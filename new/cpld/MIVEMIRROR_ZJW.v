==> flow/design.v <==
module CaptureT(
						input clk,
						input reset_n,
						input SamplePlusIn1,
						output reg[31:0]T1,
						output samplein_sycronous,
						output INT
					);
assign INT = SamplePlusIn1;
assign	samplein_sycronous=e;
reg[31:0]Cap1,Cap2;
reg[31:0]NUM;
always@(posedge clk)
begin
	NUM<=NUM+32'd1;
end
reg a,b,c,d,e,f,g,h;
always@(posedge clk)
begin
	a<=SamplePlusIn1;
	b<=a;
	c<=b;
	d<=c;
	e<=d;
	g<=(b)&(c)&(~d)&(~e);
end
always@(posedge clk)
begin
if(g)begin
	Cap1<=Cap2;
	Cap2<=NUM;	
	T1<=Cap2-Cap1;
end
else begin
	Cap1<=Cap1;
	Cap2<=Cap2;	
	T1<=T1;
end
end	
endmodule
module MIVEMIRROR_ZJW(
						input clk,		 
						input reset_n,	 
						input SAMPLE_IN, 
						input ZeroOffset, 
						output ARM_ZeroOffset,	 
						output CPLD_PG8,	 
						input SPI1_MOSI,
						output SDIN,
						input SPI1_SCK,
						output SCLK,
						input ARM_GPIO_PB8,
						output SYNC,
						input SDO,
						output SPI1_MISO,		
						input ARM_GPIO_PC6,
						output LDAC,
						input ARM_GPIO_PC7,
						output RESET,
						input ARM_GPIO_PC8,
						output CLR,
						input CPLD_PG7, 
						output DirOUT, 
						output SamplePulseOut,  
						input CPLD_PB9, 
						output MOTOR_PULSE_VALID,
						input MOTOR_IDLE_CTRL,
						output Arm_Motor_Idle,
						input MOTOR_LIGHT_IDLE_CTRL,
						output Arm_Light_Idle,
						input FSMC_NE1,
						input FSMC_NOE,
						input FSMC_NWE,
						input [6:0]Address,
						output ARM_IsPowerLow,
						inout [15:0]readdata
											);
assign SYNC=ARM_GPIO_PB8;
assign SCLK=SPI1_SCK;
assign SDIN=SPI1_MOSI;
assign SPI1_MISO=SDO;
assign LDAC=ARM_GPIO_PC6;
assign RESET=ARM_GPIO_PC7;
assign CLR=ARM_GPIO_PC8;
assign DirOUT=CPLD_PG7;	  
assign MOTOR_PULSE_VALID = CPLD_PB9;
assign ARM_ZeroOffset=ZeroOffset; 
assign Arm_Motor_Idle = MOTOR_IDLE_CTRL;
assign Arm_Light_Idle = MOTOR_LIGHT_IDLE_CTRL;
wire [15:0]readdatatmp; 
wire [31:0]T1;
assign readdatatmp = (Address[1:0]==2'd0) ? T1[15:0] :T1[31:16] ; 
assign readdata = (FSMC_NE1==1'b0) ? readdatatmp : 16'hzz	;
CaptureT CaptureT_inst(
			.clk(clk),
			.reset_n(1'b1),
			.SamplePlusIn1(SAMPLE_IN), 
			.T1(T1),
			.samplein_sycronous(SamplePulseOut),
			.INT(CPLD_PG8)
			);
endmodule	
== Step by step through the tools: MIVEMIRROR_ZJW ==
Tool output for the design above, in the order of the flow.
Line numbers count from 1 in the design file above.
Operators carry their Yosys type and port widths (W data, S select, Z words).
Library cell names are shortened.
The mark -- stands for no value.
Design
  design top: MIVEMIRROR_ZJW
  clock port: clk
  cell library: sky130hd
  corner: tt_025C_1v80

== After elaboration ==
Yosys after proc, flatten, opt, wreduce and memory -nomap, before mapping. Enables and synchronous resets that opt folds into registers are not counted as muxes. Memory bits, and registers merged into a memory's read port (data or address), are not among the register bits. Print and check cells are not counted. Equal cells are merged and count once.
Storage and ports
  bits of input ports: 25
  word width x clocked read ports: 0
  elaborated cells: 20
  memories kept: 0
  latch bits: 0
  flip-flop bits (word level): 134
  output and inout port bits: 31
  memory bits (writable): 0
  bits in read-only memories: 0
Cells by class
  shift operators: 0
  multipliers: 0
  mux-type cells: 2
  eq/ne operators: 0
  bitwise logic cells: 5
  reductions and logical operators: 1
  $lt $le $gt $ge: 0
  divide/modulo/power cells: 0
  add/sub/neg operators: 2
Operators with widths (count)
  $add A32 B1 Y32 const B: 1
  $sub A32 B32 Y32: 1
  $mux W16: 2
  $and A1 B1 Y1: 3
  $not A1 Y1: 2
  $logic_not A2 Y1: 1

== Longest topological paths ==
Depth = most cells in a row (Yosys ltp): at word level without a register or memory, in the mapped netlist without a sequential cell, where the memories' decode and read muxes count.
Depth
  depth after elaboration: 3
  ABC_AREA: 1
  gate-level depth with buffers: 13
  mapped depth without buffers: 13

== After synthesis ==
The flow's flattened synthesis, as Yosys stat reports it; memories are mapped. The netlist is that of the ABC_AREA named above (0 if unset); the other value can give another one.
Totals and module areas in this step are rounded.
Synthesis totals
  cell count: 850
  chip area (Yosys): 0.00726 mm2
  buffers: 15
  flip-flop cells: 134
  sequential part of the area: 0.00364 mm2
Cells by type
  edfxtp_1: count 96, area in all 2.88E+03 um2
  nand2_1: count 277, area in all 1.04E+03 um2
  dfxtp_1: count 38, area in all 760.73 um2
  inv_1: count 167, area in all 626.851 um2
  ha_1: count 32, area in all 400.384 um2
  xor2_1: count 38, area in all 332.819 um2
  nor2_1: count 61, area in all 228.97 um2
  mux2_2: count 16, area in all 180.173 um2
  nand3_1: count 33, area in all 165.158 um2
  buf_4: count 15, area in all 112.608 um2
  a21oi_1: count 20, area in all 100.096 um2
  nor3_1: count 14, area in all 70.067 um2
  xnor2_1: count 8, area in all 70.067 um2
  nor3_2: count 6, area in all 60.058 um2
  nand4_1: count 9, area in all 56.304 um2
  nand3_2: count 5, area in all 50.048 um2
  nor2_4: count 2, area in all 22.522 um2
  fa_1: count 1, area in all 20.019 um2
Other cell types: 10; their cells: 12.

== Worst setup path after synthesis ==
Path of least setup slack by OpenSTA after synthesis, without wires, with an ideal clock, recovery checks aside; 20% of the period is set as input and as output delay. Where synthesis merged equal registers, the netlist keeps one of their names.
Timing after synthesis
  path kind: register to register
  start point: register CaptureT_inst.g
  end point: register CaptureT_inst.Cap1[0]
  stages on the path: 1
  clock period: 4300 ps
  setup time: 463 ps
  path slack: 1465 ps
  launch time at the first pin: 0 ps
  delay of the path: 2835 ps
  buffers on the path: 0
  data required time: 3837 ps
  arrival: 2372 ps
  synthesis period reached: 2835 ps
"delay of the path" = arrival - input delay + setup time.
"stages on the path" counts driving pins, that of a launching flip-flop among them; a cell with two outputs on the path counts twice.
"synthesis period reached" is the clock period less the worst setup slack; recovery checks do not enter. This is arithmetic on one report: input and output delays are still those of the set period (20% each).
Between the ends, after synthesis
  cells stage by stage: dfxtp_1
  cells in the longest elaborated chain: 0
  elaborated cells between the ends (all ways): 0
  RTL lines with such cells: 0
Ends and longest elaborated chain, after synthesis
  from (decl): line 17  | reg a,b,c,d,e,f,g,h;
  from (assign): line 25  | g<=(b)&(c)&(~d)&(~e);
  to (assign): line 30  | Cap1<=Cap2;
  to (assign): line 35  | Cap1<=Cap1;
  to (decl): line 11  | reg[31:0]Cap1,Cap2;

== Timing after layout ==
Path of least setup slack in the final report of run 1 (OpenROAD, finished layout, wires in). Where an end is a register, its clock arrival counts in the times.
The path's times are printed in steps of 10 ps; the period is the one set.
Timing after layout
  path kind: input to output
  start point: input port Address[1]
  end point: output port readdata[10]
  arrival: 2710 ps
  clock period: 5760 ps
  external output delay: 1150 ps
  data required time: 4610 ps
  stages on the path: 4
  buffers on the path: 2
  external input delay: 1150 ps
  path slack: 1900 ps
  launch time at the first pin: 1150 ps
Between the ends stands the longest chain of elaborated cells between them, by number of cells; it is not shown to be the way that was timed. Of several equally long chains one is given.
Each line given opens the expression or statement behind the cell; cells for indexed reads and writes are added by Yosys, which also makes memories of some case tables.
Between the ends, after layout
  cells stage by stage: clkdlybuf4s50_1 > nor2_1 > buf_4 > mux2_2
  cells in the longest elaborated chain: 3
  elaborated cells between the ends (all ways): 3
  RTL lines with such cells: 2
  classes of those cells: mux: 2; reduce/logical: 1
Ends and longest elaborated chain, after layout
  from (decl): line 74  | input [6:0]Address,
  $logic_not A2 Y1: line 92  | assign readdatatmp = (Address[1:0]==2'd0) ? T1[15:0] :T1[31:16] ;
  $mux W16: line 92
  $mux W16: line 93  | assign readdata = (FSMC_NE1==1'b0) ? readdatatmp : 16'hzz ;
  to (decl): line 76  | inout [15:0]readdata

Memo
Re: implementation data of MIVEMIRROR_ZJW

Design MIVEMIRROR_ZJW on sky130hd. What follows are 2 stored runs of the flow, each under its own settings; their order means nothing. The constraints put input and output delay at 20% of the set period each and load the outputs with 0.01 pF.
"achieved period" is the run's clock period less its worst setup slack. It is reckoned from that one timing run; input and output delays stay at 20% of the period that was set.
"total power after layout" is the tool's figure for a default switching activity; nothing was simulated.
The results are shown rounded.

==> run 1: settings <==
{ "period_ns": 5.76, "CORE_UTILIZATION": 44, "SETUP_SLACK_MARGIN": 0.0, "PLACE_DENSITY_LB_ADDON": 0.27, "CORE_MARGIN": 5, "CELL_PAD_IN_SITES_DETAIL_PLACEMENT": 0, "ABC_AREA": 1, "GPL_TIMING_DRIVEN": 0, "CTS_CLUSTER_SIZE": 23, "CTS_CLUSTER_DIAMETER": 335, "SLEW_MARGIN": 30, "MIN_ROUTING_LAYER": "met1", "MAX_ROUTING_LAYER": "met4", "CAP_MARGIN": 20 }
==> run 1: results <==
post-route utilization: 51.0 %
total power after layout: 0.00226 W
standard-cell area after routing: 0.00838 mm2
netlist area reported by Yosys: 0.00726 mm2
area inside the die boundary: 0.0192 mm2
setup slack of the worst path: 1900 ps
achieved period: 3859 ps

==> run 2: settings <==
{ "period_ns": 4.14, "CORE_UTILIZATION": 24, "PLACE_DENSITY_LB_ADDON": 0.16, "CORE_ASPECT_RATIO": 1.37, "CELL_PAD_IN_SITES_GLOBAL_PLACEMENT": 3, "TNS_END_PERCENT": 35, "SLEW_MARGIN": 10, "MAX_ROUTING_LAYER": "met4", "CAP_MARGIN": 20, "CORE_MARGIN": 2 }
==> run 2: results <==
post-route utilization: 27.8 %
total power after layout: 0.00292 W
standard-cell area after routing: 0.00737 mm2
netlist area reported by Yosys: 0.00643 mm2
area inside the die boundary: 0.0281 mm2
setup slack of the worst path: 1130 ps
achieved period: 3008 ps
